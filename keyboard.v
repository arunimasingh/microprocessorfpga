==> flow/design.v <==
module keyboard(clock, ps2_clk, ps2_data, char, key);
input clock;
input ps2_data;
input ps2_clk;
output [15:0]char;
output key;
reg [15:0]char;
reg key;
reg [9:0] bits = 0;
reg [3:0] count = 0;
reg [1:0] ps2_clk_prev2 = 2'b11;
reg [19:0] timeout = 0;
always @(posedge clock)
ps2_clk_prev2 <= {ps2_clk_prev2[0], ps2_clk};
always @(posedge clock)
begin
if((count == 11) || (timeout[19] == 1))
begin
count <= 0;
if((char[7:0] == 8'hE0) || (char[7:0] == 8'hF0))
begin
key <= 1;
char[15:0] <= {char[7:0], bits[7:0]};
end
else
begin
key <= 0;
char[15:0] <= {8'b0, bits[7:0]};
end
end
else
begin
if(ps2_clk_prev2 == 2'b10)
begin
count <= count + 1;
bits <= {ps2_data, bits[9:1]};
end
end
end
always @(posedge clock)
timeout <= (count != 0) ? timeout + 1 : 0;
endmodule  
**Reports on keyboard**

The steps from the RTL of keyboard to its reports follow in flow order.
Line numbers count from 1 in the design file above.
Operators carry their Yosys type and port widths (W data, S select, Z words).
Library cell names are shortened.
Not given: --

- Top: keyboard
- Clock port: clock
- Standard-cell library: sky130hd
- Timing corner: tt_025C_1v80

**Elaborated design**

Counts by Yosys on the flattened word-level netlist (proc, flatten, opt, wreduce; memories kept). Register bits leave out memories and registers merged into their read ports (data or address); mux counts leave out enables and synchronous resets folded into registers. Print and check cells are left out. Cells with the same type and inputs are merged into one.

- Flip-flop bits (word level): 53
- Input port bits: 3
- Output and inout port bits: 17
- Cells after elaboration: 19

- Add/sub/neg operators: 2
- Equal/unequal tests: 4
- Multiplexer cells: 1
- Bitwise gates (word level): 1
- Reductions and logical operators: 4

Operators by type and width:

| kind | number |
|---|---|
| $add A20 B1 Y20 const B | 1 |
| $eq A8 B8 Y1 const B | 2 |
| $add A4 B1 Y4 const B | 1 |
| $eq A4 B4 Y1 const B | 1 |
| $reduce_bool A4 Y1 | 1 |
| $logic_or A1 B1 Y1 | 2 |
| $eq A2 B2 Y1 const B | 1 |
| $reduce_and A2 Y1 | 1 |
| $not A1 Y1 | 1 |
| $mux W1 | 1 |

**Depth**

Yosys ltp: most cells in a row. Word level: on the elaborated netlist, between registers, memories and ports. Mapped: between sequential cells and ports; inverters and the memories' decode and read muxes count.

- Depth after elaboration: 4
- ABC_AREA: 0
- Mapped depth: 6
- Mapped depth without buffers: 5

**Synthesis result**

Source: synth_stat.txt of the flow (Yosys; design flattened, memories mapped). It holds for the ABC_AREA given above (unset counts as 0); a run with the other value may have another netlist.

Cell types:

| type | number | total area (µm²) |
|---|---|---|
| edfxtp_1 | 27 | 810.778 |
| dfxtp_1 | 26 | 520.499 |
| xnor2_1 | 12 | 105.101 |
| nor2_1 | 22 | 82.579 |
| nor4_1 | 7 | 43.792 |
| xor2_1 | 5 | 43.792 |
| ha_1 | 3 | 37.536 |
| nand4_1 | 5 | 31.28 |
| nor2b_1 | 5 | 31.28 |
| nand3_1 | 5 | 25.024 |
| mux2_2 | 2 | 22.522 |
| nand4_4 | 1 | 21.27 |
| nor3_1 | 4 | 20.019 |
| inv_1 | 5 | 18.768 |
| nand2_1 | 5 | 18.768 |
| and4_1 | 2 | 17.517 |
| a21oi_1 | 3 | 15.014 |
| and3_1 | 2 | 12.512 |

Not listed: further types 11, cells in them 14.

- Standard cells after synthesis: 155
- Chip area (Yosys): 0.0019756 mm²
- Sequential part of the area: 0.0013313 mm²
- Flip-flop cells: 53
- Buffers: 2

**Path before layout**

Source: OpenSTA report_checks on the synthesized netlist (no wires, ideal clock, input and output delay 20% of the period each), path of least setup slack; recovery checks are left aside. Register names are those of the netlist, which keeps one name where synthesis merged equal registers.

- Kind: reg-to-reg
- From: reg count[0]
- To: reg bits[0]
- Period: 3.98 ns
- Setup time: 0.377 ns
- Arrival time: 1.450 ns
- Path slack: 2.152 ns
- Path delay: 1.827 ns
- Stages on the path: 4
- Path buffers: 0
- Synthesis period reached: 1.828 ns

"path delay" is the arrival time less input delay plus setup time.
"stages on the path" counts driving pins, that of a launching flip-flop among them; a cell with two outputs on the path counts twice.
"synthesis period reached" = period - worst setup slack (recovery checks aside). The figure is calculated, with input and output delays left at 20% of the set period.
Between the ends stands the longest chain of elaborated cells between them, by number of cells; it is not shown to be the way that was timed. Of several equally long chains one is given.
Each line given opens the expression or statement behind the cell; cells for indexed reads and writes are added by Yosys, which also makes memories of some case tables.

- Path through: dfxtp_1 > ha_1 > a31o_2 > nor2b_1
- Length of the longest elaborated chain: 4

RTL lines, path after synthesis:

| what | RTL line | source |
|---|---|---|
| from (decl) | 10 | `reg [3:0] count = 0;` |
| from (assign) | 19 | `count <= 0;` |
| from (assign) | 35 | `count <= count + 1;` |
| $eq A4 B4 Y1 | 17 | `if((count == 11) \|\| (timeout[19] == 1))` |
| $logic_or A1 B1 Y1 | 17 |  |
| $not A1 Y1 | -- |  |
| $reduce_and A2 Y1 | -- |  |
| to (assign) | 36 | `bits <= {ps2_data, bits[9:1]};` |
| to (decl) | 9 | `reg [9:0] bits = 0;` |

**Path in the finished layout**

Path of least setup slack in the final report of record 1 (OpenROAD, finished layout, wires in). Where an end is a register, its clock arrival counts in the times.

- Kind: reg-to-output
- From: reg char[1]
- To: out char[1]
- Period: 2.04 ns
- Arrival time: 1.29 ns
- Path slack: 0.34 ns
- Stages on the path: 2
- Path buffers: 1

- Path through: edfxtp_1 > clkdlybuf4s50_1
- Length of the longest elaborated chain: 0

RTL lines, path post-layout:

| what | RTL line | source |
|---|---|---|
| from (decl) | 5 | `output [15:0]char;` |
| from (assign) | 23 | `char[15:0] <= {char[7:0], bits[7:0]};` |
| from (assign) | 28 | `char[15:0] <= {8'b0, bits[7:0]};` |
| to (decl) | 5 |  |

Flow measurements of keyboard on sky130hd: 2 stored runs with different settings, listed in no order. Input and output delays are each 20% of the period that was set; the output load is 0.01 pF.
"clock period reached": clock period set for the run, less the worst setup slack. It is reckoned from that one timing run; input and output delays stay at 20% of the period that was set.
"allowed time less slack (worst setup path)" means the part of the period allowed to the worst setup path (the constraints hold back 20% at inputs and 20% at outputs) less its slack; where the path has registers, the arrival times of their clocks count too.
"total power after layout": no workload was simulated; the value follows from the tool's default switching activity.

### Record 1

==> flow/run.sh <==
#!/bin/bash
# the make line also repeats the synthesis and layout settings of config.mk as NAME=value (left out here)
make -C /OpenROAD-flow-scripts/flow DESIGN_CONFIG=/design/flow/config.mk WORK_HOME=/design/flow/orfs CLKGATE_MAP_FILE= finish
==> flow/config.mk <==
export PLATFORM = sky130hd
export DESIGN_NAME = keyboard
export DESIGN_NICKNAME = keyboard
export VERILOG_FILES = /design/flow/design.v
export SDC_FILE = /design/flow/constraint.sdc
export NUM_CORES = 4
export LEC_CHECK = 0
export CAP_MARGIN = 0
export CELL_PAD_IN_SITES_GLOBAL_PLACEMENT = 1
export CORE_MARGIN = 2
export CORE_UTILIZATION = 40
export CTS_CLUSTER_DIAMETER = 120
export CTS_CLUSTER_SIZE = 86
export PLACE_DENSITY = 0.5
export SLEW_MARGIN = 20
==> flow/constraint.sdc <==
create_clock -name core_clock -period 2.04 [get_ports {clock}]
set_input_delay 0.4080 -clock core_clock [delete_from_list [all_inputs] [get_ports {clock}]]
set_output_delay 0.4080 -clock core_clock [all_outputs]
set_load 0.01 [all_outputs]

Results of record 1:
- Die outline area: 0.0055175 mm²
- Clock period reached: 1.698 ns
- Setup slack of the critical path: 0.342 ns
- Total power after layout: 2.284 mW
- Allowed time less slack (worst setup path): 1.29 ns
- Type of the worst setup path: reg-to-output
- Post-layout utilization: 49.8 %
- Post-route setup TNS: 0.000 ns
- Std-cell area (final layout): 0.002366 mm²
- Post-route worst hold slack: 0.362 ns
- Chip area after synthesis (Yosys): 0.0019756 mm²

### Record 2

==> flow/run.sh <==
#!/bin/bash
# the make line also repeats the synthesis and layout settings of config.mk as NAME=value (left out here)
make -C /OpenROAD-flow-scripts/flow DESIGN_CONFIG=/design/flow/config.mk WORK_HOME=/design/flow/orfs CLKGATE_MAP_FILE= finish
==> flow/config.mk <==
export PLATFORM = sky130hd
export DESIGN_NAME = keyboard
export DESIGN_NICKNAME = keyboard
export VERILOG_FILES = /design/flow/design.v
export SDC_FILE = /design/flow/constraint.sdc
export NUM_CORES = 4
export LEC_CHECK = 0
export ABC_AREA = 1
export CAP_MARGIN = 35
export CELL_PAD_IN_SITES_GLOBAL_PLACEMENT = 3
export CORE_MARGIN = 2
export CORE_UTILIZATION = 67
export CTS_CLUSTER_SIZE = 63
export GPL_ROUTABILITY_DRIVEN = 1
export MAX_ROUTING_LAYER = met5
export PLACE_DENSITY_LB_ADDON = 0.22
export SETUP_SLACK_MARGIN = 0.43
export SLEW_MARGIN = 20
export TNS_END_PERCENT = 40
==> flow/constraint.sdc <==
create_clock -name core_clock -period 1.75 [get_ports {clock}]
set_input_delay 0.3500 -clock core_clock [delete_from_list [all_inputs] [get_ports {clock}]]
set_output_delay 0.3500 -clock core_clock [all_outputs]
set_load 0.01 [all_outputs]

Outcome of record 2: incomplete, placement halted on FLW-0024
