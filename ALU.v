==> flow/design.v <==
module ALU (operation, a, b, pixel_clock,A1,B1, pc,run,pcnew,ion);
input[7:0] operation;
input[15:0] a;
input[15:0] b;
input [11:0] pc;
input pixel_clock;
output reg[11:0] pcnew;
reg [15:0] A,B;
reg [5:0] STATUS=0;
reg [11:0] PC;
reg flag=0;
reg c;
input run;
output reg [15:0] A1=0,B1=0;
output reg ion=0;
always @(posedge pixel_clock)
begin
if (run == 1)
begin
A=a;
B=b;
PC=pc;
case(operation)
8'b01110001: begin {c,A1}= A + B;  
if(A1 == 0 )  
STATUS[5]=1;
if(c == 1)  
STATUS[4]=1;
if(A1[15]== 1)  
STATUS[0]=1;
pcnew=PC;
end
8'b01110010: begin {c,A1}= A & B;  
if(A1 == 0 )  
STATUS[5]=1;
if(c == 1)  
STATUS[4]=1;
if(A1[15]== 1)  
STATUS[0]=1;
pcnew=PC;
end
8'b01110011: begin A=0; STATUS[5]=1; pcnew=PC; end  
8'b01110100: begin B=0; STATUS[5]=1; pcnew=PC; end  
8'b01110101: begin B1=~B;
if(B1 == 0 )  
STATUS[5]=1;
if(B1[15]== 1)  
STATUS[0]=1;
pcnew=PC;
end  
8'b01110110: begin {c,B1}=B+1;  
if(B1 == 0 )  
STATUS[5]=1;
if(c == 1)  
STATUS[4]=1;
if(B1[15]== 1)  
STATUS[0]=1;
pcnew=PC;
end
8'b01110111: begin {c,B1}=B-1;  
if(B1 == 0 )  
STATUS[5]=1;
if(c == 1)  
STATUS[4]=1;
if(B1[15]== 1)  
STATUS[0]=1;
pcnew=PC;
end
8'b01111000: begin STATUS = STATUS & 6'b101111; pcnew=PC; end  
8'b01111001: begin STATUS = STATUS & 6'b011111; pcnew=PC; end  
8'b01111010: begin STATUS = STATUS | 6'b000010; ion=1; pcnew=PC; end  
8'b01111011: begin STATUS = STATUS & 6'b111101; ion=0; pcnew=PC; end  
8'b01111100: begin
if(STATUS[4] == 1)
pcnew=PC+1;  
end
8'b01111101: begin
if(STATUS[5] == 1)
pcnew=PC+1;  
end
default: begin A=0; pcnew=PC; end
endcase
end
A1= 70;
end
endmodule
# From RTL to reports: ALU
# What the tools print for ALU, step after step.
# Lines are those of the file above, counted from 1.
# Operators carry their Yosys type and port widths (W data, S select, Z words).
# A cell with n/a has no value.
[design]
top = "ALU"
clock_port = "pixel_clock"
cell_library = "sky130hd"
pvt_corner = "tt_025C_1v80"

# Elaborated design
# Yosys after proc, flatten, opt, wreduce and memory -nomap, before mapping. Memory bits, and registers merged into a memory's read port (data or address), are not among the register bits. Print and check cells are not counted. Equal cells are merged and count once.
[word_totals]
latch_bits = 0
mem_bits_ro = 0
clocked_rd_ports_x_width = 0
ff_bits = 32
inputBits = 54
ram_bits = 0
word_cells = 67
n_memories = 0
[classes]
n_addsub = 4
n_logic = 2
multipliers = 0
muxes = 16
n_reduce_logical = 15
div = 0
n_shift = 0
eq_ne = 24
n_cmp = 0
[op_table]
columns = ["op", "count"]
rows = [
  ["$eq A8 B7 Y1 const B", 13],
  ["$logic_not A16 Y1", 5],
  ["$pmux W16 S3", 1],
  ["$pmux W12 S2", 1],
  ["$mux W12", 2],
  ["$ne A2 B2 Y1 const B", 11],
  ["$add A16 B1 Y17 const B", 1],
  ["$sub A16 B1 Y17 const B", 1],
  ["$add A16 B16 Y17", 1],
  ["$and A16 B16 Y16", 1],
  ["$not A16 Y16", 1],
  ["$add A12 B1 Y12 const B", 1],
  ["$mux W1", 9],
  ["$reduce_and A7 Y1", 1],
  ["$reduce_bool A7 Y1", 1],
  ["$pmux W1 S7", 1],
  ["$reduce_and A6 Y1", 1],
  ["$reduce_bool A5 Y1", 1],
  ["$pmux W1 S5", 1],
  ["$reduce_and A2 Y1", 2],
  ["$reduce_and A3 Y1", 1],
  ["$reduce_bool A3 Y1", 1],
  ["$reduce_bool A2 Y1", 1],
  ["$reduce_or A2 Y1", 1],
  ["$pmux W1 S2", 1],
]

# Depth
# Yosys ltp: most cells in a row. Word level: on the elaborated netlist, between registers, memories and ports. Mapped: between sequential cells and ports; inverters and the memories' decode and read muxes count.
[depth]
ltp_word = 4
ABC_AREA = 0
depth_mapped = 10
mapped_depth_nobuf = 10

# After synthesis
# The flow's flattened synthesis, as Yosys stat reports it; memories are mapped. The netlist is that of the ABC_AREA named above (0 if unset); the other value can give another one.
[synth_totals]
cells = 402
synth_area_um2 = 3428.3
n_buf = 39
sequential_area_um2 = 950.9
ffs = 32
[by_type]
columns = ["cell", "count"]
rows = [
  ["sky130_fd_sc_hd__edfxtp_1", 31],
  ["sky130_fd_sc_hd__ha_1", 20],
  ["sky130_fd_sc_hd__xnor2_1", 18],
  ["sky130_fd_sc_hd__xor2_1", 16],
  ["sky130_fd_sc_hd__nor2_1", 35],
  ["sky130_fd_sc_hd__nand2_1", 33],
  ["sky130_fd_sc_hd__buf_4", 15],
  ["sky130_fd_sc_hd__nand3_1", 20],
  ["sky130_fd_sc_hd__a21oi_1", 19],
  ["sky130_fd_sc_hd__nand4_1", 12],
  ["sky130_fd_sc_hd__nor3_1", 14],
  ["sky130_fd_sc_hd__o21ai_0", 12],
  ["sky130_fd_sc_hd__nor4_1", 8],
  ["sky130_fd_sc_hd__a211oi_1", 6],
  ["sky130_fd_sc_hd__a21o_1", 6],
  ["sky130_fd_sc_hd__buf_6", 4],
  ["sky130_fd_sc_hd__a31oi_1", 7],
  ["sky130_fd_sc_hd__and3_1", 6],
]
# Other cell types: 57; their cells: 120.

# Timing after synthesis
# Source: OpenSTA report_checks on the synthesized netlist (no wires, ideal clock, input and output delay 20% of the period each), path of least setup slack; recovery checks are left aside. Register names are those of the netlist, which keeps one name where synthesis merged equal registers.
[synth_timing]
kind = "input to register"
start = "input port a[0]"
end = "register STATUS[5]"
slack_ps = 2
t_arrival_ps = 2748
path_stages = 10
t_required_ps = 2750
input_delay_ps = 612
path_delay_ps = 2446
t_first_pin_ps = 612
setup_ps = 310
tclk_ps = 3060
synth_period_reached_ps = 3058
# "path_delay_ps" is the arrival time less input delay plus setup time.
# "path_stages": output pins that drive a net of the path, with the launching flip-flop's if there is one; two outputs of one cell count as two.
# "synth_period_reached_ps" is the clock period less the worst setup slack; recovery checks do not enter. This is arithmetic on one report: input and output delays are still those of the set period (20% each).
# The rows between start and end are the longest chain of elaborated cells between them; the timing report does not say that the signal goes this way. Where chains are equally long, one stands for them.
# A line is the first line of the expression or statement that the cell stems from. Yosys adds cells for indexed reads and writes and turns some case tables into memories.
# A register here has more assigning lines than the two given.
# Only ways into the end's enable, where the timed path ends, are counted here.
[synth_between]
cell_sequence = "sky130_fd_sc_hd__ha_1 > sky130_fd_sc_hd__fa_1 > sky130_fd_sc_hd__a211oi_1 > sky130_fd_sc_hd__nor3b_1 > sky130_fd_sc_hd__o22ai_2 > sky130_fd_sc_hd__nor3_1 > sky130_fd_sc_hd__nor4_1 > sky130_fd_sc_hd__nor4b_1 > sky130_fd_sc_hd__nor3_1 > sky130_fd_sc_hd__a211oi_2"
elab_chain_len = 4
[synth_lines]
columns = ["item", "line_no", "rtl"]
rows = [
  ["start: declaration", 3, "input[15:0] a;"],
  ["$add A16 B16 Y17", 24, "8'b01110001: begin {c,A1}= A + B;"],
  ["$logic_not A16 Y1", 25, "if(A1 == 0 )"],
  ["$ne A2 B2 Y1", "n/a", ""],
  ["$reduce_and A7 Y1", "n/a", ""],
  ["end: assignment", 26, "STATUS[5]=1;"],
  ["end: assignment", 35, "STATUS[5]=1;"],
  ["end: declaration", 9, "reg [5:0] STATUS=0;"],
]

# Timing after layout
# Path of least setup slack in the final report of run A (OpenROAD, finished layout, wires in). Where an end is a register, its clock arrival counts in the times.
# The report prints the path's times to 10 ps; the period is as set.
[layout_timing]
kind = "input to register"
start = "input port b[0]"
end = "register STATUS[5]"
t_first_pin_ps = 770
slack_ps = 190
tclk_ps = 3830
path_stages = 11
setup_ps = 290
input_delay_ps = 770
t_required_ps = 3830
t_arrival_ps = 3640
# The rows between start and end are the longest chain of elaborated cells between them; the timing report does not say that the signal goes this way. Where chains are equally long, one stands for them.
# A register here has more assigning lines than the two given.
# Only ways into the end's enable, where the timed path ends, are counted here.
[layout_between]
cell_sequence = "sky130_fd_sc_hd__clkdlybuf4s50_1 > sky130_fd_sc_hd__ha_1 > sky130_fd_sc_hd__fa_1 > sky130_fd_sc_hd__a211oi_1 > sky130_fd_sc_hd__nor3b_1 > sky130_fd_sc_hd__o22ai_2 > sky130_fd_sc_hd__nor3_1 > sky130_fd_sc_hd__nor4_1 > sky130_fd_sc_hd__nor4b_1 > sky130_fd_sc_hd__nor3_1 > sky130_fd_sc_hd__a211oi_2"
elab_chain_len = 4
[layout_lines]
columns = ["item", "line_no", "rtl"]
rows = [
  ["start: declaration", 4, "input[15:0] b;"],
  ["$sub A16 B1 Y17", 60, "8'b01110111: begin {c,B1}=B-1;"],
  ["$logic_not A16 Y1", 61, "if(B1 == 0 )"],
  ["$ne A2 B2 Y1", "n/a", ""],
  ["$reduce_and A7 Y1", "n/a", ""],
  ["end: assignment", 53, "STATUS[5]=1;"],
  ["end: assignment", 62, "STATUS[5]=1;"],
  ["end: declaration", 9, "reg [5:0] STATUS=0;"],
]

# Stored flow runs of ALU (2 of them; Yosys, OpenROAD, sky130hd). They differ in their settings and are not a sequence. Constraints: input delay and output delay 20% of the set period each, output load 0.01 pF.
# "achieved_clock_period_ps" = clock period - worst setup slack. The figure is calculated, with input and output delays left at 20% of the set period.
# By "worst_path_ps" is meant the share of the clock period that the worst setup path is allowed (20% is reserved at inputs, 20% at outputs), minus its slack. Clock arrival times at its registers enter into it.
# "final_power_uw" rests on the timing tool's default activity at the inputs, not on a simulated workload.
# "worst_path_ps" is given in steps of 10 ps.

[[run]]
name = "run A"
[run.settings]
period_ns = 3.83
SETUP_SLACK_MARGIN = 0.11
CAP_MARGIN = 20
CORE_MARGIN = 2
CORE_UTILIZATION = 40
SLEW_MARGIN = 20
[run.results]
worst_path_ps = 2870
timing.worst_path_kind = "input to register"
fin_hold_ws_ps = 893
yosys.chip_area_um2 = 3428.3
setup_tns_ps = 0
final_power_uw = 1126
setup_ws_ps = 190
finalUtil_frac = 0.551
post_route_stdcell_area_um2 = 4553.1
achieved_clock_period_ps = 3640
design.die.area_um2 = 9327.7

[[run]]
name = "run B"
[run.settings]
period_ns = 5.71
CORE_UTILIZATION = 39
SETUP_SLACK_MARGIN = 0.64
PLACE_DENSITY = 0.57
CELL_PAD_IN_SITES_GLOBAL_PLACEMENT = 1
GPL_TIMING_DRIVEN = 1
GPL_ROUTABILITY_DRIVEN = 0
CTS_CLUSTER_SIZE = 47
CAP_MARGIN = 5
MIN_ROUTING_LAYER = "met2"
MAX_ROUTING_LAYER = "met5"
CORE_MARGIN = 2
SLEW_MARGIN = 20
[run.results]
worst_path_ps = 3110
timing.worst_path_kind = "input to register"
fin_hold_ws_ps = 973
yosys.chip_area_um2 = 3428.3
setup_tns_ps = 0
final_power_uw = 736.3
setup_ws_ps = 1454
finalUtil_frac = 0.503
post_route_stdcell_area_um2 = 4345.4
achieved_clock_period_ps = 4256
design.die.area_um2 = 9556.0
